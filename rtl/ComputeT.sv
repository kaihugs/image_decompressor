==> flow/design.v <==
`timescale 1ns/100ps
`default_nettype none
module ComputeT (
  input  logic Clock_50,
  input  logic Resetn,
  output logic [7:0] Address_C_a,
  input  logic [31:0] Data_out_C_a,
  input logic Y_finished,
  output logic [7:0] Address_Sp_a,
  input  logic [31:0] Data_out_Sp_a,
  output logic [7:0] Address_Sp_b,
  input  logic [31:0] Data_out_Sp_b,
  output logic [7:0] T_DP_RAM_address_a,
  output logic [7:0] T_DP_RAM_address_b,
  output logic Write_en_T_a,
  output logic Write_en_T_b,
  output logic [31:0] T_DP_RAM_write_data_a,
  output logic [31:0] T_DP_RAM_write_data_b,
  input  logic start,
  output logic done,
  output logic signed [31:0] mult_op1_a,
  output logic signed [31:0] mult_op1_b,
  output logic signed [31:0] mult_op1_c,
  output logic signed [31:0] mult_op2_a,
  output logic signed [31:0] mult_op2_b,
  output logic signed [31:0] mult_op2_c,
  input logic signed [31:0] mult_result_a,
  input logic signed [31:0] mult_result_b,
  input logic signed [31:0] mult_result_c
);
  logic [4:0] Addressing_counter;
  logic [3:0] column_counter;
  logic [2:0] row_set_counter;
  logic [3:0] k;
  logic [7:0] Sp_Address_a, Sp_Address_b, C_Address;
  logic [4:0] max_counter;
  logic [2:0] max_row_set;
  logic use_upper_C, use_upper_Sp_a, use_upper_Sp_b;
  logic last_row_set;
  logic enable_M2;  
  logic first_cycle;
  logic signed [31:0] Acc_T0, Acc_T1, Acc_T2;
  logic signed [31:0] Writebuff0, Writebuff1, Writebuff2;
  logic signed [31:0] Writebuff0_div32, Writebuff1_div32, Writebuff2_div32;
  logic [2:0] write_row_set_counter;
  logic [3:0] write_column_counter;
  logic write_last_row_set;
  logic write_Y_finished;
  logic [7:0] T_base_address;
  logic [7:0] T_addr_offset;
  logic [7:0] write_T_base_address;
  logic [7:0] write_T_addr_offset;
  typedef enum logic [4:0] { 
    S_IDLE, 
    S_LEAD_IN,
    S_CC0, S_CC1, S_CC2, S_CC3, S_CC4, S_CC5, S_CC6, S_CC7,
    S_CC8, S_CC9, S_CC10, S_CC11, S_CC12, S_CC13, S_CC14, S_CC15,
    S_END 
  } state_t;
  state_t state;
  assign Writebuff0_div32 = Writebuff0 >>> 5;
  assign Writebuff1_div32 = Writebuff1 >>> 5;
  assign Writebuff2_div32 = Writebuff2 >>> 5;
  always_comb begin
    if (!Y_finished) begin
      k            = Addressing_counter[3:0];
      max_counter  = 5'd15;
      max_row_set  = 3'd5;
      enable_M2    = 1'b1;
    end else begin
      k            = {1'b0, Addressing_counter[2:0]};
      max_counter  = 5'd7;
      max_row_set  = 3'd2;
      enable_M2 = (row_set_counter != 3'd2);
    end
  end
  always_comb begin
    if (use_upper_C) begin
      mult_op1_a = {{16{Data_out_C_a[31]}}, Data_out_C_a[31:16]};
      mult_op1_b = {{16{Data_out_C_a[31]}}, Data_out_C_a[31:16]};
      mult_op1_c = {{16{Data_out_C_a[31]}}, Data_out_C_a[31:16]};
    end else begin
      mult_op1_a = {{16{Data_out_C_a[15]}}, Data_out_C_a[15:0]};
      mult_op1_b = {{16{Data_out_C_a[15]}}, Data_out_C_a[15:0]};
      mult_op1_c = {{16{Data_out_C_a[15]}}, Data_out_C_a[15:0]};
    end
    if (use_upper_Sp_a) begin
      mult_op2_a = {{16{Data_out_Sp_a[31]}}, Data_out_Sp_a[31:16]};
    end else begin
      mult_op2_a = {{16{Data_out_Sp_a[15]}}, Data_out_Sp_a[15:0]};
    end
    if (use_upper_Sp_a) begin
      mult_op2_b = {{16{Data_out_Sp_a[15]}}, Data_out_Sp_a[15:0]};
    end else begin
      mult_op2_b = {{16{Data_out_Sp_b[31]}}, Data_out_Sp_b[31:16]};
    end
    if (use_upper_Sp_b) begin
      mult_op2_c = {{16{Data_out_Sp_b[31]}}, Data_out_Sp_b[31:16]};
    end else begin
      mult_op2_c = {{16{Data_out_Sp_b[15]}}, Data_out_Sp_b[15:0]};
    end
    if (!enable_M2) begin
      mult_op1_c = 32'sd0;
      mult_op2_c = 32'sd0;
    end
  end
  always_comb begin
    if (!Y_finished) begin
        Sp_Address_a = 8'({3'b0, k[3:0], 3'b0} + (({6'b0, row_set_counter, 1'b0} + {6'b0, row_set_counter}) >> 1));
        Sp_Address_b = Sp_Address_a + 8'd1;
        C_Address = {k[3:0], 3'b0} + {4'b0, column_counter[3:1]};
    end else begin
        Sp_Address_a = 8'({4'b0, k[2:0], 2'b0} + (({6'b0, row_set_counter, 1'b0} + {6'b0, row_set_counter}) >> 1));
        Sp_Address_b = Sp_Address_a + 8'd1;
        C_Address = 8'h80 + {k[2:0], 2'b0} + {5'b0, column_counter[2:1]};
    end
  end
  assign Address_Sp_a = Sp_Address_a;
  assign Address_Sp_b = Sp_Address_b;
  assign Address_C_a  = C_Address;
  always_comb begin
    use_upper_C = ~column_counter[0];   
    if (!Y_finished) begin
      if (row_set_counter[0] == 1'b0) begin
        use_upper_Sp_a = 1'b1;
        use_upper_Sp_b = 1'b1;
      end else begin
        use_upper_Sp_a = 1'b0;
        use_upper_Sp_b = 1'b0;
      end
    end else begin
      case (row_set_counter)
        3'd0: begin
          use_upper_Sp_a = 1'b1;
          use_upper_Sp_b = 1'b1;
        end
        3'd1: begin
          use_upper_Sp_a = 1'b0;
          use_upper_Sp_b = 1'b0;
        end
        3'd2: begin
          use_upper_Sp_a = 1'b1;
          use_upper_Sp_b = 1'b1;
        end
        default: begin
          use_upper_Sp_a = 1'b1;
          use_upper_Sp_b = 1'b1;
        end
      endcase
    end
  end
  always_comb begin
    last_row_set = (row_set_counter == max_row_set);
    if (!Y_finished) begin
        T_addr_offset = 8'({5'b0, row_set_counter, 1'b0} + {6'b0, row_set_counter});
        T_base_address = {column_counter[3:0], 4'b0} + T_addr_offset;
    end else begin
        T_addr_offset = 8'({5'b0, row_set_counter, 1'b0} + {6'b0, row_set_counter});
        T_base_address = {1'b0, column_counter[2:0], 3'b0} + T_addr_offset;
    end
  end
  always_comb begin
    write_last_row_set = (write_row_set_counter == (write_Y_finished ? 3'd2 : 3'd5));
    if (!write_Y_finished) begin
        write_T_addr_offset = 8'({5'b0, write_row_set_counter, 1'b0} + {6'b0, write_row_set_counter});
        write_T_base_address = {write_column_counter[3:0], 4'b0} + write_T_addr_offset;
    end else begin
        write_T_addr_offset = 8'({5'b0, write_row_set_counter, 1'b0} + {6'b0, write_row_set_counter});
        write_T_base_address = {1'b0, write_column_counter[2:0], 3'b0} + write_T_addr_offset;
    end
  end
  always_ff @(posedge Clock_50 or negedge Resetn) begin
    if (!Resetn) begin
      state <= S_IDLE;
      Addressing_counter <= 5'd0;
      column_counter <= 4'd0;
      row_set_counter <= 3'd0;
      Acc_T0 <= 32'sd0;
      Acc_T1 <= 32'sd0;
      Acc_T2 <= 32'sd0;
      Writebuff0 <= 32'sd0;
      Writebuff1 <= 32'sd0;
      Writebuff2 <= 32'sd0;
      write_row_set_counter <= 3'd0;
      write_column_counter <= 4'd0;
      write_Y_finished <= 1'b0;
      Write_en_T_a <= 1'b0;
      Write_en_T_b <= 1'b0;
      T_DP_RAM_address_a <= 8'd0;
      T_DP_RAM_address_b <= 8'd1;
      T_DP_RAM_write_data_a <= 32'sd0;
      T_DP_RAM_write_data_b <= 32'sd0;
      done <= 1'b0;
      first_cycle <= 1'b1;
    end else begin
      case (state)
        S_IDLE: begin
          if (start) begin
            Write_en_T_a <= 1'b0; 
            Write_en_T_b <= 1'b0;
            done <= 1'b0;
            Addressing_counter <= 5'd0;
            column_counter <= 4'd0;
            row_set_counter <= 3'd0;
            Acc_T0 <= 32'sd0;
            Acc_T1 <= 32'sd0;
            Acc_T2 <= 32'sd0;
            Writebuff0 <= 32'sd0;
            Writebuff1 <= 32'sd0;
            Writebuff2 <= 32'sd0;
            write_row_set_counter <= 3'd0;
            write_column_counter <= 4'd0;
            write_Y_finished <= Y_finished;
            first_cycle <= 1'b1;
            state <= S_LEAD_IN;
          end
        end
        S_LEAD_IN: begin
          Addressing_counter <= Addressing_counter + 5'd1;
          state <= S_CC0;
        end
        S_CC0: begin
          Acc_T0 <= mult_result_a;
          Acc_T1 <= mult_result_b;
          Acc_T2 <= mult_result_c;
          if (!first_cycle) begin
            T_DP_RAM_write_data_a <= Writebuff0_div32;
            Write_en_T_a <= 1'b1;
            T_DP_RAM_address_a <= write_T_base_address;
            if (write_Y_finished) begin
              T_DP_RAM_write_data_b <= Writebuff1_div32;
              T_DP_RAM_address_b <= write_T_base_address + 8'd1;
              Write_en_T_b <= 1'b1;
            end else begin
              if (!write_last_row_set) begin
                T_DP_RAM_write_data_b <= Writebuff1_div32;
                T_DP_RAM_address_b <= write_T_base_address + 8'd1;
                Write_en_T_b <= 1'b1;
              end else begin
                Write_en_T_b <= 1'b0;
              end
            end
          end else begin
            Write_en_T_a <= 1'b0;
            Write_en_T_b <= 1'b0;
          end
          Addressing_counter <= Addressing_counter + 5'd1;
          state <= S_CC1;
        end
        S_CC1: begin
          Acc_T0 <= Acc_T0 + mult_result_a;
          Acc_T1 <= Acc_T1 + mult_result_b;
          Acc_T2 <= Acc_T2 + mult_result_c;
          if (!first_cycle && !write_last_row_set) begin
            T_DP_RAM_write_data_a <= Writebuff2_div32;
            T_DP_RAM_address_a <= write_T_base_address + 8'd2;
            Write_en_T_a <= 1'b1;
          end else begin
            Write_en_T_a <= 1'b0;
          end
          Write_en_T_b <= 1'b0;
          Addressing_counter <= Addressing_counter + 5'd1;
          state <= S_CC2;
        end
        S_CC2, S_CC3, S_CC4, S_CC5, S_CC6: begin
          Acc_T0 <= Acc_T0 + mult_result_a;
          Acc_T1 <= Acc_T1 + mult_result_b;
          Acc_T2 <= Acc_T2 + mult_result_c;
          Write_en_T_a <= 1'b0;
          Write_en_T_b <= 1'b0;
          Addressing_counter <= Addressing_counter + 5'd1;
          state <= state_t'(state + 1);
        end
        S_CC7: begin
          Acc_T0 <= Acc_T0 + mult_result_a;
          Acc_T1 <= Acc_T1 + mult_result_b;
          Acc_T2 <= Acc_T2 + mult_result_c;
          Write_en_T_a <= 1'b0;
          Write_en_T_b <= 1'b0;
          if (Y_finished) begin
            Writebuff0 <= Acc_T0 + mult_result_a;
            Writebuff1 <= Acc_T1 + mult_result_b;
            Writebuff2 <= Acc_T2 + mult_result_c;
            write_row_set_counter <= row_set_counter;
            write_column_counter <= column_counter;
            write_Y_finished <= Y_finished;
            if (first_cycle) first_cycle <= 1'b0;
            if (row_set_counter == max_row_set) begin
              row_set_counter <= 3'd0;
              if (column_counter == max_counter[3:0]) begin
                Addressing_counter <= 5'd0;
                state <= S_CC0;
              end else begin
                column_counter <= column_counter + 4'd1;
                Addressing_counter <= 5'd0;
                state <= S_LEAD_IN;
              end
            end else begin
              row_set_counter <= row_set_counter + 3'd1;
              Addressing_counter <= 5'd0;
              state <= S_LEAD_IN;
            end
          end else begin
            Addressing_counter <= Addressing_counter + 5'd1;
            state <= S_CC8;
          end
        end
        S_CC8, S_CC9, S_CC10, S_CC11, S_CC12, S_CC13, S_CC14: begin
          Acc_T0 <= Acc_T0 + mult_result_a;
          Acc_T1 <= Acc_T1 + mult_result_b;
          Acc_T2 <= Acc_T2 + mult_result_c;
          Write_en_T_a <= 1'b0;
          Write_en_T_b <= 1'b0;
          Addressing_counter <= Addressing_counter + 5'd1;
          state <= state_t'(state + 1);
        end
        S_CC15: begin
          Acc_T0 <= Acc_T0 + mult_result_a;
          Acc_T1 <= Acc_T1 + mult_result_b;
          Acc_T2 <= Acc_T2 + mult_result_c;
          Write_en_T_a <= 1'b0;
          Write_en_T_b <= 1'b0;
          Writebuff0 <= Acc_T0 + mult_result_a;
          Writebuff1 <= Acc_T1 + mult_result_b;
          Writebuff2 <= Acc_T2 + mult_result_c;
          write_row_set_counter <= row_set_counter;
          write_column_counter <= column_counter;
          write_Y_finished <= Y_finished;
          if (first_cycle) first_cycle <= 1'b0;
          if (row_set_counter == max_row_set) begin
            row_set_counter <= 3'd0;
            if (column_counter == max_counter[3:0]) begin
              Addressing_counter <= 5'd0;
              state <= S_CC0;
            end else begin
              column_counter <= column_counter + 4'd1;
              Addressing_counter <= 5'd0;
              state <= S_LEAD_IN;
            end
          end else begin
            row_set_counter <= row_set_counter + 3'd1;
            Addressing_counter <= 5'd0;
            state <= S_LEAD_IN;
          end
        end
        S_END: begin
          done <= 1'b0;
          Write_en_T_a <= 1'b0;
          Write_en_T_b <= 1'b0;
          state <= S_IDLE;
        end
        default: state <= S_IDLE;
      endcase
      if (state == S_CC1 && !first_cycle) begin
        if (write_row_set_counter == (write_Y_finished ? 3'd2 : 3'd5) && 
            write_column_counter == (write_Y_finished ? 4'd7 : 4'd15)) begin
          state <= S_END;
          done <= 1'b1;
        end
      end
    end
  end
endmodule
From RTL to reports: ComputeT
Tool output for the design above, in the order of the flow.
Line numbers count from 1 in the design file above.
Operators: Yosys type, input widths -> output width; for muxes data width and select width s.
Cell names lack the library's common part.
{ "design": {"design": "ComputeT", "clk_port": "Clock_50", "cell_library": "sky130hd", "corner": "tt_025C_1v80"} }

Word-level counts
Source: Yosys, flattened and elaborated, memories not mapped. Widths are those after wreduce. Registers that Yosys merges into a memory's read port (data or address) are not register bits. Print and check cells do not count. Equal cells are merged and count once.
{ "word_totals": {"reg_bits": 301, "input_bits": 196, "out_inout_bits": 299, "wordCells": 175} }
{ "op_classes": {"n_addsub": 20, "n_eq": 29, "muxes": 80, "logic": 1, "n_reduce_logical": 24} }
{ "ops": {"columns": ["op", "count"], "rows": [
  ["$pmux 32 s3", 6],
  ["$mux 32", 14],
  ["$add 32x32->32", 3],
  ["$pmux 32 s2", 1],
  ["$mux 8", 8],
  ["$reduce_or 15->1", 3],
  ["$eq 5x4->1 const B", 8],
  ["$mux 4", 9],
  ["$pmux 5 s7", 1],
  ["$mux 5", 5],
  ["$pmux 4 s3", 2],
  ["$eq 5x3->1 const B", 4],
  ["$pmux 5 s4", 1],
  ["$pmux 3 s3", 2],
  ["$mux 3", 6],
  ["$mux 1", 17],
  ["$reduce_or 16->1", 1],
  ["$add 8x1->8 const B", 2],
  ["$pmux 8 s2", 1],
  ["$eq 5x5->1 const B", 3],
  ["$reduce_or 12->1", 1],
  ["$ne 2x2->1 const B", 5],
  ["$add 4x3->5", 2],
  ["$add 5x1->5 const B", 2],
  ["$eq 5x2->1 const B", 2],
  ["$reduce_and 3->1", 3],
  ["$reduce_bool 3->1", 3],
  ["$pmux 1 s3", 3]
]} }
Not listed: further kinds 26, cells in them 36.

Depth
Depth = most cells in a row (Yosys ltp): at word level without a register or memory, in the mapped netlist without a sequential cell, where the memories' decode and read muxes count.
{ "logic_depth": {"ltp_word": 8, "abc_area": 0, "depth_mapped": 14, "ltp_nobuf": 13} }

Synthesis result
The flow's flattened synthesis, as Yosys stat reports it; memories are mapped. The netlist is that of the ABC_AREA named above (0 if unset); the other value can give another one.
Totals and module areas in this step are rounded.
{ "by_type": {"columns": ["type", "count", "area_total_um2"], "rows": [
  ["dfrtp_1", 273, 6.83E+03],
  ["nand2_1", 423, 1.59E+03],
  ["ha_1", 119, 1.49E+03],
  ["buf_4", 125, 938.4],
  ["a21oi_1", 172, 860.826],
  ["nor2_1", 207, 776.995],
  ["xnor2_1", 74, 648.122],
  ["o21ai_0", 102, 510.49],
  ["a22o_1", 58, 507.987],
  ["xor2_1", 49, 429.162],
  ["a22oi_1", 48, 360.346],
  ["clkbuf_1", 93, 349.085],
  ["a21o_1", 45, 337.824],
  ["a221oi_1", 34, 297.786],
  ["mux2_2", 26, 292.781],
  ["a31oi_1", 40, 250.24],
  ["nand3_1", 40, 200.192],
  ["inv_1", 46, 172.666]
]} }
Not listed: further types 59, cells in them 328.
{ "mapped": {"cells": 2302, "yosys_area_mm2": 0.0193, "sequential_area_mm2": 0.00688, "flip_flops": 275, "buffers": 256} }

Path before layout
Path of least setup slack by OpenSTA after synthesis, without wires, with an ideal clock, recovery checks aside; 20% of the period is set as input and as output delay. Where synthesis merged equal registers, the netlist keeps one of their names.
{ "synth_timing": {"path_type": "input to output", "start": "input Y_finished", "end": "output mult_op2_c[16]", "tclk_ps": 3510, "in_delay_ps": 702, "output_delay_ps": 702, "launch_ps": 702, "arrival_ps": 2979, "t_required_ps": 2808, "slack_ps": -171, "delay_ps": 2277, "stages": 9, "path_buffers": 3, "synth_period_reached_ps": 3681} }
"delay_ps" = arrival - input delay + setup time.
A path that ends at an output port has no setup time.
"stages" counts driving pins, that of a launching flip-flop among them; a cell with two outputs on the path counts twice.
"synth_period_reached_ps" = period - worst setup slack (recovery checks aside). The figure is calculated, with input and output delays left at 20% of the set period.
The rows between start and end are the longest chain of elaborated cells between them; the timing report does not say that the signal goes this way. Where chains are equally long, one stands for them.
A line is the first line of the expression or statement that the cell stems from. Yosys adds cells for indexed reads and writes and turns some case tables into memories.
{ "synth_via": {"path_cell_list": "clkbuf_1 > inv_1 > nor2_1 > nand2_1 > o21ai_0 > clkbuf_1 > nand2_1 > a21oi_1 > buf_4", "elab_chain_len": 3, "cells_between": 4, "cone_lines": 4, "cone_classes": "mux (4)"} }
{ "synth_rtl": {"columns": ["item", "line_no", "source"], "rows": [
  ["start, declared", 8, "input logic Y_finished,"],
  ["$mux 1", 123, "if (!Y_finished) begin"],
  ["$mux 32", 97, "if (use_upper_Sp_b) begin"],
  ["$mux 32", 102, "if (!enable_M2) begin"],
  ["end, declared", 26, "output logic signed [31:0] mult_op2_c,"]
]} }
Nets of the timed path that keep an RTL name, with a line that drives or declares them; the list need not be complete.
{ "synth_named_nets": {"columns": ["signal", "line_no"], "rows": [
  ["mult_op2_c[15]", 102]
]} }

Worst path after layout
From the final timing report of record 1: the path of least setup slack in the routed layout; clock arrival at registers is part of the times.
The report prints the path's times to 10 ps; the period is as set.
{ "layout_timing": {"path_type": "register to output", "start": "register row_set_counter[1]", "end": "output Address_Sp_b[6]", "tclk_ps": 2550, "output_delay_ps": 510, "launch_ps": 530, "arrival_ps": 3150, "t_required_ps": 2040, "slack_ps": -1110, "stages": 11, "path_buffers": 1} }
The rows between start and end are the longest chain of elaborated cells between them; the timing report does not say that the signal goes this way. Where chains are equally long, one stands for them.
A register here has more assigning lines than the two given.
{ "layout_via": {"path_cell_list": "dfrtp_1 > ha_2 > inv_2 > fa_2 > xnor2_2 > ha_4 > fa_2 > nand3_2 > or4b_4 > o21ai_4 > buf_6", "elab_chain_len": 4, "cells_between": 6, "cone_classes": "add/sub (5); mux (1)"} }
{ "layout_rtl": {"columns": ["item", "line_no", "source"], "rows": [
  ["start, declared", 33, "logic [2:0] row_set_counter;"],
  ["start, assigned", 299, "row_set_counter <= row_set_counter + 3'd1;"],
  ["start, assigned", 341, "row_set_counter <= row_set_counter + 3'd1;"],
  ["$add 4x3->5", 109, "Sp_Address_a = 8'({3'b0, k[3:0], 3'b0} + (({6'b0, row_set_counter, 1'b0} + {6'b0, row_set_counter}) >> 1));"],
  ["$add 7x8->8", 109, null],
  ["$add 8x1->8", 110, "Sp_Address_b = Sp_Address_a + 8'd1;"],
  ["$mux 8", 108, "if (!Y_finished) begin"],
  ["end, declared", 11, "output logic [7:0] Address_Sp_b,"]
]} }

Lab notebook: ComputeT

Record of 2 stored runs of the RTL-to-layout flow on ComputeT, platform sky130hd. The runs are unordered. Constraints: input delay and output delay 20% of the set period each, output load 0.01 pF.
"period_reached_ps": clock period set for the run, less the worst setup slack. It is reckoned from that one timing run; input and output delays stay at 20% of the period that was set.
"timing.worst_path_ps" means the part of the period allowed to the worst setup path (the constraints hold back 20% at inputs and 20% at outputs) less its slack; where the path has registers, the arrival times of their clocks count too.
"power_total_mw" is the tool's figure for a default switching activity; nothing was simulated.
"timing.worst_path_ps" is given in steps of 10 ps.
Values from the reports are rounded here.
[
  {
    "run": "record 1",
    "settings": { "period_ns": 2.55, "CAP_MARGIN": 20, "CORE_MARGIN": 2, "CORE_UTILIZATION": 40, "SLEW_MARGIN": 20 },
    "results": { "yosys.chip_area_mm2": 0.0193, "die_footprint_mm2": 0.0501, "timing.worst_path_ps": 3150, "worstPathKind": "register to output", "power_total_mw": 36.1, "cell_area_final_mm2": 0.0306, "util_frac": 0.641, "final_hold_ws_ps": 449, "period_reached_ps": 3665, "fin_tns_ps": -63800, "ws_setup_ps": -1110 }
  },
  {
    "run": "record 2",
    "settings": { "period_ns": 3.66, "CORE_UTILIZATION": 64, "CORE_ASPECT_RATIO": 0.53, "CORE_MARGIN": 8, "CELL_PAD_IN_SITES_GLOBAL_PLACEMENT": 0, "TNS_END_PERCENT": 10, "GPL_TIMING_DRIVEN": 1, "CTS_CLUSTER_DIAMETER": 398, "SLEW_MARGIN": 35, "MIN_ROUTING_LAYER": "met2", "MAX_ROUTING_LAYER": "met4", "CAP_MARGIN": 20 },
    "outcome": "unfinished; error GRT-0116 in routing"
  }
]
