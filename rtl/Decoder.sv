==> flow/design.v <==
`timescale 1ns/100ps
`default_nettype none
module Decoder (
    input  logic start,
    output logic finish,
    input  logic block_mode,
    input  logic clk,
    input  logic reset,
    output logic [17:0] SRAM_address,
    input  logic [15:0] SRAM_data_bitstream,
    output logic signed [8:0] decoded_coefficient,
    output logic        decoded_valid
);
parameter MIC19_BASE_ADDRESS = 18'h6C00;   
parameter BITSTREAM_OFFSET = 18'd10;
parameter SRAM_HEADER_OFFSET = MIC19_BASE_ADDRESS + BITSTREAM_OFFSET;
parameter RELOAD_THRESHOLD = 6'd45;
parameter LUMA_BLOCK_SIZE = 9'd256;
parameter CHROMA_BLOCK_SIZE = 9'd64;
typedef enum logic [3:0] {
    D_IDLE,
    D_LEAD_IN_WAIT,
    D_PARSE_HEADER,
    D_DECODE_PAYLOAD,
    D_WRITE_SINGLE,
    D_WRITE_ZERO_RUN,
    D_BLOCK_COMPLETE
} decode_state_t;
decode_state_t decode_state;
typedef enum logic [2:0] {
    R_IDLE,
    R_REQUEST,
    R_WAIT_1,
    R_WAIT_2,
    R_CAPTURE
} reload_state_t;
reload_state_t reload_state;
logic [63:0] bitstream_buffer;
logic [6:0]  bits_valid;
logic [63:0] prefetch_shift_reg;
logic [6:0]  prefetch_valid_bits;
logic [17:0] sram_offset;
logic [6:0] bits_transferred; 
logic lead_in_done_pulse;     
logic [6:0]  bits_consumed_this_cycle;
logic [6:0]  bits_added_this_cycle;
logic [3:0]  shift_amount;
logic [63:0] temp_buffer;
logic [5:0]  insert_pos;
logic [6:0] v;
logic [3:0]  bits_to_consume;
logic        bits_consumed_flag;
logic [1:0]  header_prefix;
logic signed [8:0] decoded_coeff_internal;
logic [8:0]  coeff_position;
logic [8:0]  block_size;
logic [8:0]  zeros_to_write;
logic [8:0]  zeros_written;
logic [6:0] bits_removed;  
logic [6:0] bits_added;   
logic [63:0] temp_prefetch;
logic [2:0] lead_in_counter;
logic lead_in_active;
logic [17:0] lead_in_sram_address;
logic [6:0] next_bits_consumed;
logic [6:0] next_bits_added;
logic [3:0] next_shift_amount;
logic [63:0] next_temp_buffer;
logic [5:0] next_insert_pos;
logic [6:0] next_bits_transferred;
assign SRAM_address = lead_in_active ? lead_in_sram_address : (SRAM_HEADER_OFFSET + sram_offset);
assign decoded_valid = (decode_state == D_WRITE_SINGLE || decode_state == D_WRITE_ZERO_RUN);
assign decoded_coefficient = (decode_state == D_WRITE_SINGLE) ? decoded_coeff_internal : 9'd0;
    reload_state_t n_reload_state;
    logic [63:0] n_prefetch_shift;
    logic [6:0]  n_valid_bits;
    logic [17:0] n_sram_offset;
    always_comb begin
            n_reload_state   = reload_state;
            n_prefetch_shift = prefetch_shift_reg;
            n_valid_bits     = prefetch_valid_bits;
            n_sram_offset    = sram_offset;
            bits_removed = 7'd0;
            bits_added   = 7'd0;
            temp_prefetch = prefetch_shift_reg;
            if (bits_transferred == 5'd16 && prefetch_valid_bits >= 5'd16) begin
                temp_prefetch = prefetch_shift_reg << 5'd16;
                bits_removed = 5'd16;
            end
            v = prefetch_valid_bits - bits_removed;
            case (reload_state)
                R_IDLE: if (!lead_in_active && decode_state != D_IDLE && decode_state != D_BLOCK_COMPLETE
                        && (prefetch_valid_bits - bits_removed) < 6'd49)
                        n_reload_state = R_REQUEST;
                R_REQUEST: n_reload_state = R_WAIT_1;
                R_WAIT_1:  n_reload_state = R_WAIT_2;
                R_WAIT_2:  n_reload_state = R_CAPTURE;
                R_CAPTURE: begin
                    if (v <= 48) begin
                        case (v)
                            7'd0:  temp_prefetch[63:48] = SRAM_data_bitstream;
                            7'd16: temp_prefetch[47:32] = SRAM_data_bitstream;
                            7'd32: temp_prefetch[31:16] = SRAM_data_bitstream;
                            7'd48: temp_prefetch[15:0]  = SRAM_data_bitstream;
                            default: v = 7'd0;
                        endcase
                        bits_added = 5'd16;
                        n_sram_offset = sram_offset + 1'b1;
                    end
                    n_reload_state = R_IDLE;
                end
            endcase
            if (bits_removed || bits_added)
                n_valid_bits = prefetch_valid_bits - bits_removed + bits_added;
            if (lead_in_done_pulse)
                n_sram_offset = 18'd4;
            n_prefetch_shift = temp_prefetch;
    end
    always_ff @(posedge clk or negedge reset) begin
        if (~reset) begin
            reload_state <= R_IDLE;
            prefetch_shift_reg <= 64'd0;
            prefetch_valid_bits <= 7'd0;
            sram_offset <= 18'd0;
        end else begin
            reload_state <= n_reload_state;
            prefetch_shift_reg <= n_prefetch_shift;
            prefetch_valid_bits <= n_valid_bits;
            sram_offset <= n_sram_offset;
        end
    end
always_comb begin
    next_bits_consumed = 7'd0;
    next_bits_added = 7'd0;
    next_shift_amount = 4'd0;
    next_temp_buffer = bitstream_buffer;
    next_insert_pos = 6'd0;
    next_bits_transferred = 7'd0;
    case (decode_state)
        D_WRITE_SINGLE: begin
            if (!bits_consumed_flag) begin
                next_bits_consumed = {3'b0, bits_to_consume};
                next_shift_amount = bits_to_consume;
            end
        end
        D_WRITE_ZERO_RUN: begin
            if (zeros_written >= (zeros_to_write - 1) && !bits_consumed_flag) begin
                next_bits_consumed = {3'b0, bits_to_consume};
                next_shift_amount = bits_to_consume;
            end
        end
        default: begin
            next_bits_consumed = 7'd0;
            next_shift_amount = 4'd0;
        end
    endcase
        if ((bits_valid - next_bits_consumed) < RELOAD_THRESHOLD && 
        prefetch_valid_bits >= 7'd16 &&
        (bits_valid - next_bits_consumed + 7'd16) <= 7'd64) begin
        next_bits_added = 7'd16;
    end else begin
        next_bits_added = 7'd0;
    end
        if (next_shift_amount != 4'd0 || next_bits_added != 7'd0) begin
        if (next_shift_amount != 4'd0) begin
            next_temp_buffer = bitstream_buffer << next_shift_amount;
        end else begin
            next_temp_buffer = bitstream_buffer;
        end
                if (next_bits_added != 7'd0) begin
            logic [6:0] bits_after_shift;
            bits_after_shift = bits_valid - next_bits_consumed;
            if (bits_after_shift <= 7'd48) begin
                next_insert_pos = 6'd63 - bits_after_shift[5:0];
                next_temp_buffer[next_insert_pos -: 16] = prefetch_shift_reg[63:48];
                next_bits_transferred = next_bits_added;
            end
        end
    end
end
always_ff @(posedge clk or negedge reset) begin
    if (~reset) begin
        decode_state <= D_IDLE;
        finish <= 1'b0;
        bitstream_buffer <= 64'd0;
        bits_valid <= 7'd0;
        bits_to_consume <= 4'd0;
        bits_consumed_flag <= 1'b0;
        decoded_coeff_internal <= 9'd0;
        coeff_position <= 9'd0;
        block_size <= 9'd0;
        zeros_to_write <= 9'd0;
        zeros_written <= 9'd0;
        lead_in_counter <= 3'd0;
        lead_in_active <= 1'b0;
        lead_in_sram_address <= 18'd0;
        bits_transferred <= 7'd0;
        lead_in_done_pulse <= 1'b0;
    end else begin
        bits_transferred <= next_bits_transferred;
        lead_in_done_pulse <= 1'b0;
        case (decode_state)
            D_IDLE: begin
                finish <= 1'b0;
                if (start) begin
                    coeff_position <= 9'd0;
                    bits_consumed_flag <= 1'b0;
                    block_size <= block_mode ? LUMA_BLOCK_SIZE : CHROMA_BLOCK_SIZE;
                    if (bits_valid == 7'd0) begin
                        lead_in_counter <= 3'd0;
                        lead_in_active <= 1'b1;
                        lead_in_sram_address <= SRAM_HEADER_OFFSET;
                        decode_state <= D_LEAD_IN_WAIT;
                    end else begin
                        decode_state <= D_PARSE_HEADER;
                    end
                end
            end
            D_LEAD_IN_WAIT: begin
                lead_in_counter <= lead_in_counter + 3'd1;
                case (lead_in_counter)
                    3'd0: begin
                        lead_in_sram_address <= SRAM_HEADER_OFFSET + 18'd1;
                    end
                    3'd1: begin
                        lead_in_sram_address <= SRAM_HEADER_OFFSET + 18'd2;
                    end
                    3'd2: begin
                        bitstream_buffer[63:48] <= SRAM_data_bitstream;
                        lead_in_sram_address <= SRAM_HEADER_OFFSET + 18'd3;
                    end
                    3'd3: begin
                        bitstream_buffer[47:32] <= SRAM_data_bitstream;
                    end
                    3'd4: begin
                        bitstream_buffer[31:16] <= SRAM_data_bitstream;
                    end
                    3'd5: begin
                        bitstream_buffer[15:0] <= SRAM_data_bitstream;
                        bits_valid <= 7'd64;
                        lead_in_active <= 1'b0;
                        lead_in_done_pulse <= 1'b1;
                        decode_state <= D_PARSE_HEADER;
                        lead_in_counter <= 3'd0;
                    end
                endcase
            end
            D_PARSE_HEADER: begin
                decode_state <= D_DECODE_PAYLOAD;
            end
            D_DECODE_PAYLOAD: begin
                bits_consumed_flag <= 1'b0;
                case (bitstream_buffer[63:62])
                    2'b00: begin
                        bits_to_consume <= 4'd4;
                        case (bitstream_buffer[61:60])
                            2'b00: zeros_to_write <= 9'd4;
                            2'b01: zeros_to_write <= 9'd1;
                            2'b10: zeros_to_write <= 9'd2;
                            2'b11: zeros_to_write <= 9'd3;
                        endcase
                        zeros_written <= 9'd0;
                        decoded_coeff_internal <= 9'd0;
                        decode_state <= D_WRITE_ZERO_RUN;
                    end
                    2'b01: begin
                        bits_to_consume <= 4'd4;
                        decoded_coeff_internal[8:0] <= {{7{bitstream_buffer[61]}}, bitstream_buffer[61:60]};
                        decode_state <= D_WRITE_SINGLE;
                    end
                    2'b10: begin
                        bits_to_consume <= 4'd11;
                        decoded_coeff_internal[8:0] <= bitstream_buffer[61:53];
                        decode_state <= D_WRITE_SINGLE;
                    end
                    2'b11: begin
                        bits_to_consume <= 4'd2;
                        zeros_to_write <= block_size - coeff_position;
                        zeros_written <= 9'd0;
                        decoded_coeff_internal <= 9'd0;
                        decode_state <= D_WRITE_ZERO_RUN;
                    end
                endcase
            end
            D_WRITE_SINGLE: begin
                coeff_position <= coeff_position + 9'd1;
                if (!bits_consumed_flag) begin
                    bits_consumed_flag <= 1'b1;
                end
                if ((coeff_position + 9'd1) >= block_size) begin
                    decode_state <= D_BLOCK_COMPLETE;
                end else begin
                    decode_state <= D_PARSE_HEADER;
                end
            end
            D_WRITE_ZERO_RUN: begin
                coeff_position <= coeff_position + 9'd1;
                zeros_written <= zeros_written + 9'd1;
                if (zeros_written >= (zeros_to_write - 1)) begin
                    if (!bits_consumed_flag) begin
                        bits_consumed_flag <= 1'b1;
                    end
                    if ((coeff_position + 9'd1) >= block_size) begin
                        decode_state <= D_BLOCK_COMPLETE;
                    end else begin
                        decode_state <= D_PARSE_HEADER;
                    end
                end
            end
            D_BLOCK_COMPLETE: begin
                finish <= 1'b1;
                decode_state <= D_IDLE;
            end
        endcase
        if (next_bits_consumed != 7'd0 || next_bits_added != 7'd0) begin
            bits_valid <= bits_valid - next_bits_consumed + next_bits_added;
        end
        if (next_shift_amount != 4'd0 || next_bits_added != 7'd0) begin
            bitstream_buffer <= next_temp_buffer;
        end
    end
end
endmodule
=== Step by step through the tools: Decoder ===
What the tools print for Decoder, step after step.
Lines are those of the file above, counted from 1.
Library cell names are shortened.
A cell with n/a has no value.

* Top: Decoder
* Clock: clk
* Cell library: sky130hd
* Corner: tt_025C_1v80

=== Word level ===
Counts by Yosys on the flattened word-level netlist (proc, flatten, opt, wreduce; memories kept). Register bits leave out memories and registers merged into their read ports (data or address). Print and check cells are left out.

* Add/sub/neg operators: 16
* Multipliers: 0
* Div/mod/pow operators: 0
* Order comparisons: 9
* Eq/ne operators: 33
* Shifts and indexed selects: 3
* Multiplexer cells: 80
* Bitwise operators: 3
* Reduce/logical cells: 61

{| class="wikitable"
|+ Operators with widths
! kind !! number
|-
| two-way mux 64 bit || 7
|-
| two-way mux 16 bit || 16
|-
| two-way mux 18 bit || 6
|-
| variable shift 16 x 33 -> 64 bit || 1
|-
| variable shift 16 x 33 -> 64 bit with constant A || 1
|-
| << shifter 64 x 4 -> 64 bit || 1
|-
| AND 64 bit || 1
|-
| bitwise OR 64 bit || 1
|-
| inverter 64 bit || 1
|-
| case mux 18 bit (select 3 bit) || 1
|-
| case mux 9 bit (select 2 bit) || 3
|-
| two-way mux 7 bit || 6
|-
| case mux 18 bit (select 2 bit) || 1
|-
| case mux 9 bit (select 4 bit) || 1
|-
| two-way mux 9 bit || 4
|-
| negation 32 -> 33 bit || 1
|-
| greater-or-equal comparator 9 x 32 -> 1 bit || 1
|-
| nonzero test 2 bit || 14
|-
| case mux 4 bit (select 7 bit) || 1
|-
| two-way mux 4 bit || 7
|-
| case mux 9 bit (select 3 bit) || 1
|-
| case mux 4 bit (select 2 bit) || 3
|-
| AND reduction 2 bit || 11
|-
| nonzero test 7 bit || 3
|-
| two-way mux 5 bit || 4
|-
| adder 15 x 18 -> 18 bit with constant A || 1
|-
| adder 18 x 1 -> 18 bit with constant B || 1
|-
| adder 9 x 1 -> 9 bit with constant B || 2
|}

Not listed: further kinds 48, cells in them 104.

* Bits in registers: 248
* Latch bits: 0
* Memory bits (writable): 0
* ROM bits: 0
* Word width x clocked read ports: 0
* Memories: 0
* Input port bits: 20
* Output and inout bits: 29
* Word-level cells: 228

=== Longest topological paths ===
Yosys ltp: most cells in a row. Word level: on the elaborated netlist, between registers, memories and ports. Mapped: between sequential cells and ports; inverters and the memories' decode and read muxes count.

* Word-level depth: 18
* ABC_AREA: 0
* Depth in mapped cells: 38
* Mapped depth without buffers: 32

=== Netlist ===
The flow's flattened synthesis, as Yosys stat reports it; memories are mapped. The netlist is that of the ABC_AREA named above (0 if unset); the other value can give another one.
Totals and module areas in this step are rounded.

* Standard cells after synthesis: 2348
* Chip area (Yosys): 18000 µm²
* Sequential part of the area: 5430 µm²
* Flip-flop cells: 217
* Buffers: 190

{| class="wikitable"
|+ Cells by type
! type !! number !! total area (µm²)
|-
| dfrtp_1 || 216 || 5.41E+03
|-
| nand2_1 || 441 || 1.66E+03
|-
| mux2i_1 || 107 || 1.07E+03
|-
| o21ai_0 || 187 || 935.898
|-
| nor2_1 || 213 || 799.517
|-
| a21oi_1 || 121 || 605.581
|-
| a31oi_1 || 94 || 588.064
|-
| ha_1 || 44 || 550.528
|-
| nand3_1 || 80 || 400.384
|-
| clkbuf_1 || 102 || 382.867
|-
| xnor2_1 || 39 || 341.578
|-
| nor3_1 || 63 || 315.302
|-
| mux4_2 || 13 || 292.781
|-
| mux2_2 || 24 || 270.259
|-
| and3_1 || 40 || 250.24
|-
| xor2_1 || 25 || 218.96
|-
| buf_2 || 43 || 215.206
|-
| o211ai_1 || 27 || 202.694
|}

Not listed: further types 78, cells in them 469.

=== Worst setup path after synthesis ===
OpenSTA on the mapped netlist: ideal clock, no wires. The path of least setup slack (recovery checks aside). Input and output delay are each 20% of the period. Register names are those of the netlist, which keeps one name where synthesis merged equal registers.

* Path type: flip-flop to flip-flop
* Start point: reg zeros_to_write[2]
* End point: reg bitstream_buffer[20]
* Clock period: 8.48 ns
* Setup time: 0.141 ns
* Time at the first pin: 0.000 ns
* Arrival time: 7.834 ns
* Required time: 8.339 ns
* Slack: 0.505 ns
* Delay of the path: 7.975 ns
* Stages on the path: 37
* Path buffers: 8
* Synthesis period reached: 7.975 ns

"delay of the path" = arrival - input delay + setup time.
"stages on the path" counts driving pins, that of a launching flip-flop among them; a cell with two outputs on the path counts twice.
"synthesis period reached" = period - worst setup slack (recovery checks aside). The figure is calculated, with input and output delays left at 20% of the set period.
The rows between start and end are the longest chain of elaborated cells between them; the timing report does not say that the signal goes this way. Where chains are equally long, one stands for them.
A line is the first line of the expression or statement that the cell stems from. Yosys adds cells for indexed reads and writes and turns some case tables into memories.
A register here has more assigning lines than the two given.

* Cell sequence: dfrtp_1 -> nor3_1 -> nor3b_1 -> xnor2_1 -> ha_1 -> o21ai_0 -> nor3_1 -> nand2_1 -> o41ai_4 -> and2_1 -> buf_2 -> buf_1 -> buf_2 -> ha_1 -> inv_1 -> fa_1 -> inv_1 -> ha_1 -> buf_2 -> nor2b_1 -> nand3_1 -> nor4_1 -> a31oi_1 -> nor3_4 -> buf_2 -> ha_1 -> clkbuf_1 -> nor4_1 -> nand2_1 -> a21oi_1 -> and2_1 -> clkbuf_1 -> o311a_1 -> buf_1 -> a31oi_1 -> a311oi_1 -> a31oi_1
* Cells in the longest elaborated chain: 18
* Elaborated cells on any way between the ends: 36
* Classes of those cells: add/sub (7); compare (4); shift (3); mux (10); logic (3); reduce/logical (9)

{| class="wikitable"
|+ Ends and longest elaborated chain, after synthesis
! item !! line !! RTL
|-
| from (decl) || 57 || <nowiki>logic [8:0]  zeros_to_write;</nowiki>
|-
| from (assign) || 192 || <nowiki>zeros_to_write <= 9'd0;</nowiki>
|-
| from (assign) || 278 || <nowiki>zeros_to_write <= block_size - coeff_position;</nowiki>
|-
| subtractor 9 x 1 -> 10 bit || 147 || <nowiki>if (zeros_written >= (zeros_to_write - 1) && !bits_consumed_flag) begin</nowiki>
|-
| greater-or-equal comparator 9 x 32 -> 1 bit || 147 ||
|-
| logical AND 1 bit || 147 ||
|-
| two-way mux 4 bit || 147 ||
|-
| case mux 4 bit (select 2 bit) || 139 || <nowiki>case (decode_state)</nowiki>
|-
| subtractor 7 bit || 159 || <nowiki>(bits_valid - next_bits_consumed + 7'd16) <= 7'd64) begin</nowiki>
|-
| adder 7 x 5 -> 7 bit || 159 ||
|-
| [4 not listed] || n/a ||
|-
| logical OR 1 bit || 164 || <nowiki>if (next_shift_amount != 4'd0 || next_bits_added != 7'd0) begin</nowiki>
|-
| two-way mux 64 bit || 164 ||
|-
| AND 64 bit || 175 || <nowiki>next_temp_buffer[next_insert_pos -: 16] = prefetch_shift_reg[63:48];</nowiki>
|-
| bitwise OR 64 bit || 175 ||
|-
| two-way mux 64 bit || 173 || <nowiki>if (bits_after_shift <= 7'd48) begin</nowiki>
|-
| two-way mux 64 bit || 170 || <nowiki>if (next_bits_added != 7'd0) begin</nowiki>
|-
| two-way mux 16 bit || 318 || <nowiki>if (next_shift_amount != 4'd0 || next_bits_added != 7'd0) begin</nowiki>
|-
| to (assign) || 236 || <nowiki>bitstream_buffer[31:16] <= SRAM_data_bitstream;</nowiki>
|-
| to (assign) || 319 || <nowiki>bitstream_buffer <= next_temp_buffer;</nowiki>
|-
| to (decl) || 38 || <nowiki>logic [63:0] bitstream_buffer;</nowiki>
|}

=== Timing after layout ===
Path of least setup slack in the final report of stored run 2 (OpenROAD, finished layout, wires in). Where an end is a register, its clock arrival counts in the times.

* Path type: flip-flop to flip-flop
* Start point: reg zeros_to_write[2]
* End point: reg bitstream_buffer[8]
* Clock period: 9.44 ns
* Setup time: 0.12 ns
* Time at the first pin: 0.57 ns
* Arrival time: 8.60 ns
* Required time: 9.91 ns
* Slack: 1.31 ns
* Stages on the path: 31
* Path buffers: 0

The rows between start and end are the longest chain of elaborated cells between them; the timing report does not say that the signal goes this way. Where chains are equally long, one stands for them.
A register here has more assigning lines than the two given.

* Cell sequence: dfrtp_1 -> nor3_1 -> nor3b_1 -> xnor2_1 -> ha_1 -> a2111oi_0 -> o21ai_0 -> nand2_1 -> o41ai_4 -> and2_2 -> ha_1 -> inv_1 -> fa_1 -> nand2b_1 -> nor2_1 -> a21oi_1 -> nor3_1 -> a21boi_2 -> nor2_1 -> nand4_1 -> ha_1 -> nor4_1 -> nand2_1 -> o22ai_1 -> and2_1 -> nand4_1 -> nor3_2 -> nand3b_1 -> mux2i_1 -> a221oi_1 -> o2bb2ai_1
* Cells in the longest elaborated chain: 18
* Elaborated cells on any way between the ends: 36
* Classes of those cells: add/sub (7); compare (4); shift (3); mux (10); logic (3); reduce/logical (9)

{| class="wikitable"
|+ Ends and longest elaborated chain, after layout
! item !! line !! RTL
|-
| from (decl) || 57 || <nowiki>logic [8:0]  zeros_to_write;</nowiki>
|-
| from (assign) || 192 || <nowiki>zeros_to_write <= 9'd0;</nowiki>
|-
| from (assign) || 278 || <nowiki>zeros_to_write <= block_size - coeff_position;</nowiki>
|-
| subtractor 9 x 1 -> 10 bit || 147 || <nowiki>if (zeros_written >= (zeros_to_write - 1) && !bits_consumed_flag) begin</nowiki>
|-
| greater-or-equal comparator 9 x 32 -> 1 bit || 147 ||
|-
| logical AND 1 bit || 147 ||
|-
| two-way mux 4 bit || 147 ||
|-
| case mux 4 bit (select 2 bit) || 139 || <nowiki>case (decode_state)</nowiki>
|-
| subtractor 7 bit || 159 || <nowiki>(bits_valid - next_bits_consumed + 7'd16) <= 7'd64) begin</nowiki>
|-
| adder 7 x 5 -> 7 bit || 159 ||
|-
| [4 not listed] || n/a ||
|-
| logical OR 1 bit || 164 || <nowiki>if (next_shift_amount != 4'd0 || next_bits_added != 7'd0) begin</nowiki>
|-
| two-way mux 64 bit || 164 ||
|-
| AND 64 bit || 175 || <nowiki>next_temp_buffer[next_insert_pos -: 16] = prefetch_shift_reg[63:48];</nowiki>
|-
| bitwise OR 64 bit || 175 ||
|-
| two-way mux 64 bit || 173 || <nowiki>if (bits_after_shift <= 7'd48) begin</nowiki>
|-
| two-way mux 64 bit || 170 || <nowiki>if (next_bits_added != 7'd0) begin</nowiki>
|-
| two-way mux 16 bit || 318 || <nowiki>if (next_shift_amount != 4'd0 || next_bits_added != 7'd0) begin</nowiki>
|-
| to (assign) || 239 || <nowiki>bitstream_buffer[15:0] <= SRAM_data_bitstream;</nowiki>
|-
| to (assign) || 319 || <nowiki>bitstream_buffer <= next_temp_buffer;</nowiki>
|-
| to (decl) || 38 || <nowiki>logic [63:0] bitstream_buffer;</nowiki>
|}

Data sheet: physical implementation of Decoder

Stored flow runs of Decoder (2 of them; Yosys, OpenROAD, sky130hd). They differ in their settings and are not a sequence. Constraints: input delay and output delay 20% of the set period each, output load 0.01 pF.
Results are given in rounded form.

=== Stored run 1 ===
{| class="wikitable"
! Setting !! Value
|-
| period_ns || 15.3
|-
| CORE_UTILIZATION || 39
|-
| SETUP_SLACK_MARGIN || 1.19
|-
| PLACE_DENSITY || 0.39
|-
| CORE_ASPECT_RATIO || 0.6
|-
| CELL_PAD_IN_SITES_GLOBAL_PLACEMENT || 1
|-
| TNS_END_PERCENT || 5
|-
| GPL_TIMING_DRIVEN || 0
|-
| CTS_CLUSTER_SIZE || 52
|-
| CTS_CLUSTER_DIAMETER || 359
|-
| MIN_ROUTING_LAYER || met2
|-
| CAP_MARGIN || 20
|-
| CORE_MARGIN || 2
|-
| SLEW_MARGIN || 20
|}
Stopped before the end: routing reported GRT-0116.

=== Stored run 2 ===
{| class="wikitable"
! Setting !! Value
|-
| period_ns || 9.44
|-
| CORE_UTILIZATION || 41
|-
| SETUP_SLACK_MARGIN || -0.57
|-
| PLACE_DENSITY_LB_ADDON || 0.05
|-
| GPL_TIMING_DRIVEN || 1
|-
| CAP_MARGIN || 40
|-
| MIN_ROUTING_LAYER || met1
|-
| CORE_MARGIN || 2
|-
| SLEW_MARGIN || 20
|-
! Result !! Value
|-
| Worst hold slack in the final report || 0.353 ns
|-
| Overall die area || 45600 µm²
|-
| Post-layout utilization || 46.3%
|-
| Worst slack on setup checks || 1.31 ns
|-
| Synthesis area || 18000 µm²
|}
